==> flow/design.v <==
`timescale 1ns / 1ps
module Back_Block(ans_dm,clk,reset,ans_wb
    );
	 input [15:0] ans_dm;
	 input clk,reset;
	 output reg [15:0] ans_wb;
	 always@(posedge clk)
	 begin
		ans_wb = (!reset) ? 16'b0000000000000000 : ans_dm;
	 end
endmodule
### Tool chain data of Back_Block

The steps from the RTL of Back_Block to its reports follow in flow order.
Lines are those of the file above, counted from 1.
Operators carry their Yosys type and port widths (W data, S select, Z words).
A cell with - has no value.

| inputs | value |
|---|---|
| top module | Back_Block |
| clock input | clk |
| library | sky130hd |
| corner | tt_025C_1v80 |

### After elaboration

Source: Yosys, flattened and elaborated, memories not mapped. Widths are those after wreduce; folded enables and synchronous resets count as part of the registers. Registers that Yosys merges into a memory's read port (data or address) are not register bits. Print and check cells do not count. Equal cells are merged and count once.

| bit counts | value |
|---|---|
| register bits after elaboration | 16 |
| input port bits | 18 |
| output and inout port bits | 16 |
| cells after elaboration | 1 |

### Longest topological paths

Depth = most cells in a row (Yosys ltp): at word level without a register or memory, in the mapped netlist without a sequential cell, where the memories' decode and read muxes count.

| logic depth | value |
|---|---|
| word-level depth | 0 |
| ABC_AREA | 0 |
| gate-level depth with buffers | 2 |
| mapped depth without buffers | 1 |

### After synthesis

Source: synth_stat.txt of the flow (Yosys; design flattened, memories mapped). It holds for the ABC_AREA given above (unset counts as 0); a run with the other value may have another netlist.
Totals and module areas in this step are rounded.

| mapped netlist | value |
|---|---|
| standard cells after synthesis | 33 |
| cell area after synthesis | 446.7 µm² |
| sequential part of the area | 320.3 µm² |
| mapped flip-flops | 16 |
| buffers | 1 |

Cells by type:

| cell | count | area in all (µm²) |
|---|---|---|
| sky130_fd_sc_hd__dfxtp_1 | 16 | 320.307 |
| sky130_fd_sc_hd__and2_2 | 12 | 90.086 |
| sky130_fd_sc_hd__and2_1 | 4 | 25.024 |
| sky130_fd_sc_hd__buf_6 | 1 | 11.261 |

### Path before layout

Source: OpenSTA report_checks on the synthesized netlist (no wires, ideal clock, input and output delay 20% of the period each), path of least setup slack; recovery checks are left aside. Register names are those of the netlist, which keeps one name where synthesis merged equal registers.

| path post-synthesis | value |
|---|---|
| path kind | input -> register |
| from | input reset |
| to | register ans_wb[3] |
| period | 498 ps |
| external input delay | 100 ps |
| setup time | 116 ps |
| time at the first pin | 100 ps |
| arrival time | 351 ps |
| data required time | 382 ps |
| path slack | 31 ps |
| delay of the path | 367 ps |
| stages on the path | 2 |
| buffers on the path | 1 |
| synthesis period reached | 467 ps |

"delay of the path" is the arrival time less input delay plus setup time.
"stages on the path": output pins that drive a net of the path, with the launching flip-flop's if there is one; two outputs of one cell count as two.
"synthesis period reached" is the clock period less the worst setup slack; recovery checks do not enter. This is arithmetic on one report: input and output delays are still those of the set period (20% each).

| between the ends, post-synthesis | value |
|---|---|
| cell sequence | sky130_fd_sc_hd__buf_6 > sky130_fd_sc_hd__and2_2 |
| cells in the longest elaborated chain | 0 |
| elaborated cells between the ends (all ways) | 0 |
| source lines of those cells | 0 |

Ends and longest elaborated chain, post-synthesis:

| item | RTL line | source |
|---|---|---|
| start, declared | 5 | `input clk,reset;` |
| end, assigned | 9 | `ans_wb = (!reset) ? 16'b0000000000000000 : ans_dm;` |
| end, declared | 6 | `output reg [15:0] ans_wb;` |

### Worst path after layout

From the final timing report of job 1: the path of least setup slack in the routed layout; clock arrival at registers is part of the times.
The report prints the path's times to 10 ps; the period is as set.

| path post-layout | value |
|---|---|
| path kind | register -> output |
| from | register ans_wb[14] |
| to | output ans_wb[14] |
| period | 636 ps |
| external output delay | 130 ps |
| time at the first pin | 270 ps |
| arrival time | 720 ps |
| data required time | 510 ps |
| path slack | -210 ps |
| stages on the path | 2 |
| buffers on the path | 1 |

| between the ends, post-layout | value |
|---|---|
| cell sequence | sky130_fd_sc_hd__dfxtp_1 > sky130_fd_sc_hd__buf_2 |
| cells in the longest elaborated chain | 0 |
| elaborated cells between the ends (all ways) | 0 |
| source lines of those cells | 0 |

Ends and longest elaborated chain, post-layout:

| item | RTL line | source |
|---|---|---|
| start, declared | 6 | `output reg [15:0] ans_wb;` |
| start, assigned | 9 | `ans_wb = (!reset) ? 16'b0000000000000000 : ans_dm;` |
| end, declared | 6 |  |

Subject: flow runs of Back_Block

Hi,

Module Back_Block, platform sky130hd: 2 stored runs of the flow (Yosys, OpenROAD) with differing settings, in no particular order. Input and output delays are each 20% of the period that was set; the output load is 0.01 pF.
"period achieved" is the run's clock period less its worst setup slack. It is reckoned from that one timing run; input and output delays stay at 20% of the period that was set.
"time of the worst setup path" means the part of the period allowed to the worst setup path (the constraints hold back 20% at inputs and 20% at outputs) less its slack; where the path has registers, the arrival times of their clocks count too.
"total power of the final layout": no workload was simulated; the value follows from the tool's default switching activity.
"time of the worst setup path" is known to 10 ps.
The results are shown rounded.
Settings: -- = not set for that run.
Results: -- = not shown.

| stored run | period_ns | CAP_MARGIN | CORE_MARGIN | CORE_UTILIZATION | SLEW_MARGIN | SETUP_SLACK_MARGIN | PLACE_DENSITY_LB_ADDON | CORE_ASPECT_RATIO | CELL_PAD_IN_SITES_GLOBAL_PLACEMENT | CELL_PAD_IN_SITES_DETAIL_PLACEMENT | TNS_END_PERCENT | MIN_ROUTING_LAYER | MAX_ROUTING_LAYER | total power of the final layout (mW) | time of the worst setup path (ps) | critical path kind | area of the synthesized netlist (µm²) | worst slack on setup checks (ps) | period achieved (ps) | post-layout utilization (%) | standard-cell area after layout (µm²) | setup total negative slack (ps) | die area (µm²) | lowest hold slack (ps) |
|---|---|---|---|---|---|---|---|---|---|---|---|---|---|---|---|---|---|---|---|---|---|---|---|---|
| job 1 | 0.636 | 20 | 2 | 40 | 20 | -- | -- | -- | -- | -- | -- | -- | -- | 1.953 | 720 | register -> output | 446.7 | -211 | 847 | 72.1 | 768.2 | -3,140 | 1,400 | 428 |
| job 2 | 0.275 | 20 | 2 | 63 | 20 | 0.07 | 0.11 | 0.72 | 3 | 0 | 90 | met2 | met5 | -- | -- | -- | -- | -- | -- | -- | -- | -- | -- | -- |

Job 2: did not finish, floorplanning stopped with PDN-0185

Regards
