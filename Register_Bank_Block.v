==> flow/design.v <==
`timescale 1ns / 1ps
module Register_Bank_Block(ans_ex,ans_wb,imm,mux_sel_A,mux_sel_B,imm_sel,RA,RB,RW_dm,clk,ans_dm,A,B
    );
input [4:0] RA,RB,RW_dm;
input clk,imm_sel;
input[1:0]mux_sel_A,mux_sel_B;
input [15:0] ans_dm,ans_ex,ans_wb,imm;
output [15:0]A,B;
reg [15:0] AR,BR;
wire [15:0] BI;
reg [15:0] register [31:0];   
always@(posedge clk)
begin
	register[RW_dm]<=ans_dm;             
	AR <= register[RA];   
	BR <= register[RB];   
end
assign A = (mux_sel_A==2'b00)?AR:(mux_sel_A==2'b01)?ans_ex:(mux_sel_A==2'b10)?ans_dm:(mux_sel_A==2'b11)?ans_wb:1'b0; 
assign BI = (mux_sel_B==2'b00)?BR:(mux_sel_B==2'b01)?ans_ex:(mux_sel_B==2'b10)?ans_dm:(mux_sel_B==2'b11)?ans_wb:1'b0;    
assign B = (imm_sel==0)?BI:imm;  
endmodule
======== Tool chain data of Register_Bank_Block ========
Tool output for the design above, in the order of the flow.
Lines are those of the file above, counted from 1.
Operators: Yosys type, input widths -> output width; for muxes data width and select width s.
Library cell names are shortened.
Not given: --
inputs
  top ..................................... Register_Bank_Block
  clock ................................... clk
  standard-cell library ................... sky130hd
  corner .................................. tt_025C_1v80

======== Word level ========
Counts by Yosys on the flattened word-level netlist (proc, flatten, opt, wreduce; memories kept). Register bits leave out memories and registers merged into their read ports (data or address); mux counts leave out enables and synchronous resets folded into registers. Print and check cells are left out. Cells with the same type and inputs are merged into one.
Memory sizes are those after Yosys's memory passes, which may raise the word count (mostly to a power of two), join words into wider ones and drop unused or constant bits.
bit counts
  bits in writable memories ............... 512
  cells after elaboration ................. 18
  clocked read ports x word width ......... 32
  flip-flop bits (word level) ............. 0
  memories ................................ 1
  input bits .............................. 85
  output and inout port bits .............. 32
cells by class
  equality and inequality tests ........... 6
  mux-type cells .......................... 9
  reductions and logical operators ........ 2
memories
  name      words  width  read ports  write ports  RTL line  text
  register  32     16     2           1            11        reg [15:0] register [31:0];
operators with widths
  cell                count
  $mux 16             9
  $eq 2x2->1 const B  4
  $eq 2x1->1 const B  2
  $logic_not 2->1     2

======== Logic depth ========
Depth = most cells in a row (Yosys ltp): at word level without a register or memory, in the mapped netlist without a sequential cell, where the memories' decode and read muxes count.
logic depth
  depth after elaboration ................. 6
  ABC_AREA ................................ 0
  gate-level depth with buffers ........... 8

======== After synthesis ========
The flow's flattened synthesis, as Yosys stat reports it; memories are mapped. The netlist is that of the ABC_AREA named above (0 if unset); the other value can give another one.
cells by type
  cell type  count
  edfxtp_1   512
  mux2i_1    512
  a22oi_1    176
  mux4_2     32
  dfxtp_1    32
  nand3_1    97
  buf_4      40
  a22o_1     32
  a21oi_1    48
  nand4_1    32
  nand2_1    50
  mux2_2     16
  buf_2      33
  clkbuf_1   35
  nor2_1     35
  buf_8      7
  a31oi_1    16
  buf_12     4
Other cell types: 13; their cells: 61.
mapped netlist
  cells in the netlist .................... 1770
  flip-flop cells ......................... 544
  buffer cells ............................ 142
  chip area (Yosys) ....................... 26140.1 um^2

======== Worst setup path after synthesis ========
Path of least setup slack by OpenSTA after synthesis, without wires, with an ideal clock, recovery checks aside; 20% of the period is set as input and as output delay. Where synthesis merged equal registers, the netlist keeps one of their names.
timing post-synthesis
  kind .................................... input port to output port
  start point ............................. input mux_sel_A[0]
  end point ............................... output A[10]
  data arrival time ....................... 1798 ps
  output delay ............................ 710 ps
  stages .................................. 3
  external input delay .................... 710 ps
  clock period ............................ 3550 ps
  setup slack ............................. 1042 ps
  buffers on the path ..................... 2
  delay of the path ....................... 1088 ps
  period reached after synthesis .......... 2508 ps
"delay of the path" = arrival - input delay + setup time.
At an output port there is no setup time.
"stages" counts driving pins, that of a launching flip-flop among them; a cell with two outputs on the path counts twice.
"period reached after synthesis" = period - worst setup slack (recovery checks aside). The figure is calculated, with input and output delays left at 20% of the set period.
Between the ends stands the longest chain of elaborated cells between them, by number of cells; it is not shown to be the way that was timed. Of several equally long chains one is given.
Each line given opens the expression or statement behind the cell; cells for indexed reads and writes are added by Yosys, which also makes memories of some case tables.
between the ends, post-synthesis
  cell sequence ........................... buf_2 -> buf_2 -> mux4_2
  length of the longest elaborated chain .. 5
  elaborated cells between the ends (all ways) .. 8
  classes of those cells .................. eq/ne (3); mux (4); reduce/logical (1)
RTL lines, path post-synthesis
  what                  RTL line  text
  start, declared       6         input[1:0]mux_sel_A,mux_sel_B;
  $eq 2x2->1            18        assign A = (mux_sel_A==2'b00)?AR:(mux_sel_A==2'b01)?ans_ex:(mux_sel_A==2'b10)?ans_dm:(mux_sel_A==2'b11)?ans_wb ...
  $mux 16 (4 in a row)  18
  end, declared         8         output [15:0]A,B;

======== Timing after layout ========
Path of least setup slack in the final report of job 1 (OpenROAD, finished layout, wires in). Where an end is a register, its clock arrival counts in the times.
The report prints the path's times to 10 ps; the period is as set.
timing post-layout
  kind .................................... input port to flip-flop
  start point ............................. input RA[0]
  end point ............................... register AR[4]
  setup slack ............................. -160 ps
  external input delay .................... 550 ps
  stages .................................. 7
  clock period ............................ 2760 ps
  buffers on the path ..................... 3
  data arrival time ....................... 3330 ps
between the ends, post-layout
  cell sequence ........................... clkdlybuf4s50_1 -> nor2_2 -> buf_2 -> buf_2 -> nand2_1 -> a31oi_1 -> nand3_1
RTL lines, path post-layout
  what             RTL line  text
  start, declared  4         input [4:0] RA,RB,RW_dm;
  end, declared    9         reg [15:0] AR,BR;
Chain of elaborated cells between the ends: none given.

==> results <==
Record of 2 stored runs of the RTL-to-layout flow on Register_Bank_Block, platform sky130hd. The runs are unordered. Constraints: input delay and output delay 20% of the set period each, output load 0.01 pF.
"achieved period" = clock period - worst setup slack. The figure is calculated, with input and output delays left at 20% of the set period.
"critical setup path time" = time allowed to the worst setup path (clock period - input delay - output delay, where it has them) - its slack; a late launch clock adds to it, a late capture clock takes from it.
"critical setup path time" is known to 10 ps.

---- job 1 ----
settings
  period_ns = 2.76
  CORE_UTILIZATION = 64
  SETUP_SLACK_MARGIN = -0.13
  PLACE_DENSITY_LB_ADDON = 0.26
  CORE_ASPECT_RATIO = 1.35
  CORE_MARGIN = 3
  GPL_TIMING_DRIVEN = 0
  GPL_ROUTABILITY_DRIVEN = 1
  SLEW_MARGIN = 35
  MAX_ROUTING_LAYER = met4
  CAP_MARGIN = 20
results
  area of the synthesized netlist ......... 26140.1 um^2
  die size ................................ 43332.3 um^2
  standard-cell area after layout ......... 30015.0 um^2
  final design utilization ................ 0.749
  setup slack of the worst path ........... -158 ps
  setup TNS ............................... -1123 ps
  worst hold slack in the final report .... 335 ps
  achieved period ......................... 2918 ps
  critical setup path time ................ 2370 ps
  kind of the worst setup path ............ input port to flip-flop

---- job 2 ----
settings
  period_ns = 1.47
  CORE_UTILIZATION = 25
  PLACE_DENSITY_LB_ADDON = 0.22
  CORE_ASPECT_RATIO = 0.5
  ABC_AREA = 1
  GPL_TIMING_DRIVEN = 1
  GPL_ROUTABILITY_DRIVEN = 0
  CTS_CLUSTER_SIZE = 65
  CAP_MARGIN = 20
  CORE_MARGIN = 2
  SLEW_MARGIN = 20
results
  area of the synthesized netlist ......... 27911.8 um^2
  die size ................................ 114498.0 um^2
  standard-cell area after layout ......... 35664.2 um^2
  final design utilization ................ 0.323
  setup slack of the worst path ........... -335 ps
  setup TNS ............................... -4483 ps
  worst hold slack in the final report .... 192 ps
  achieved period ......................... 1805 ps
  critical setup path time ................ 1220 ps
  kind of the worst setup path ............ input port to output port
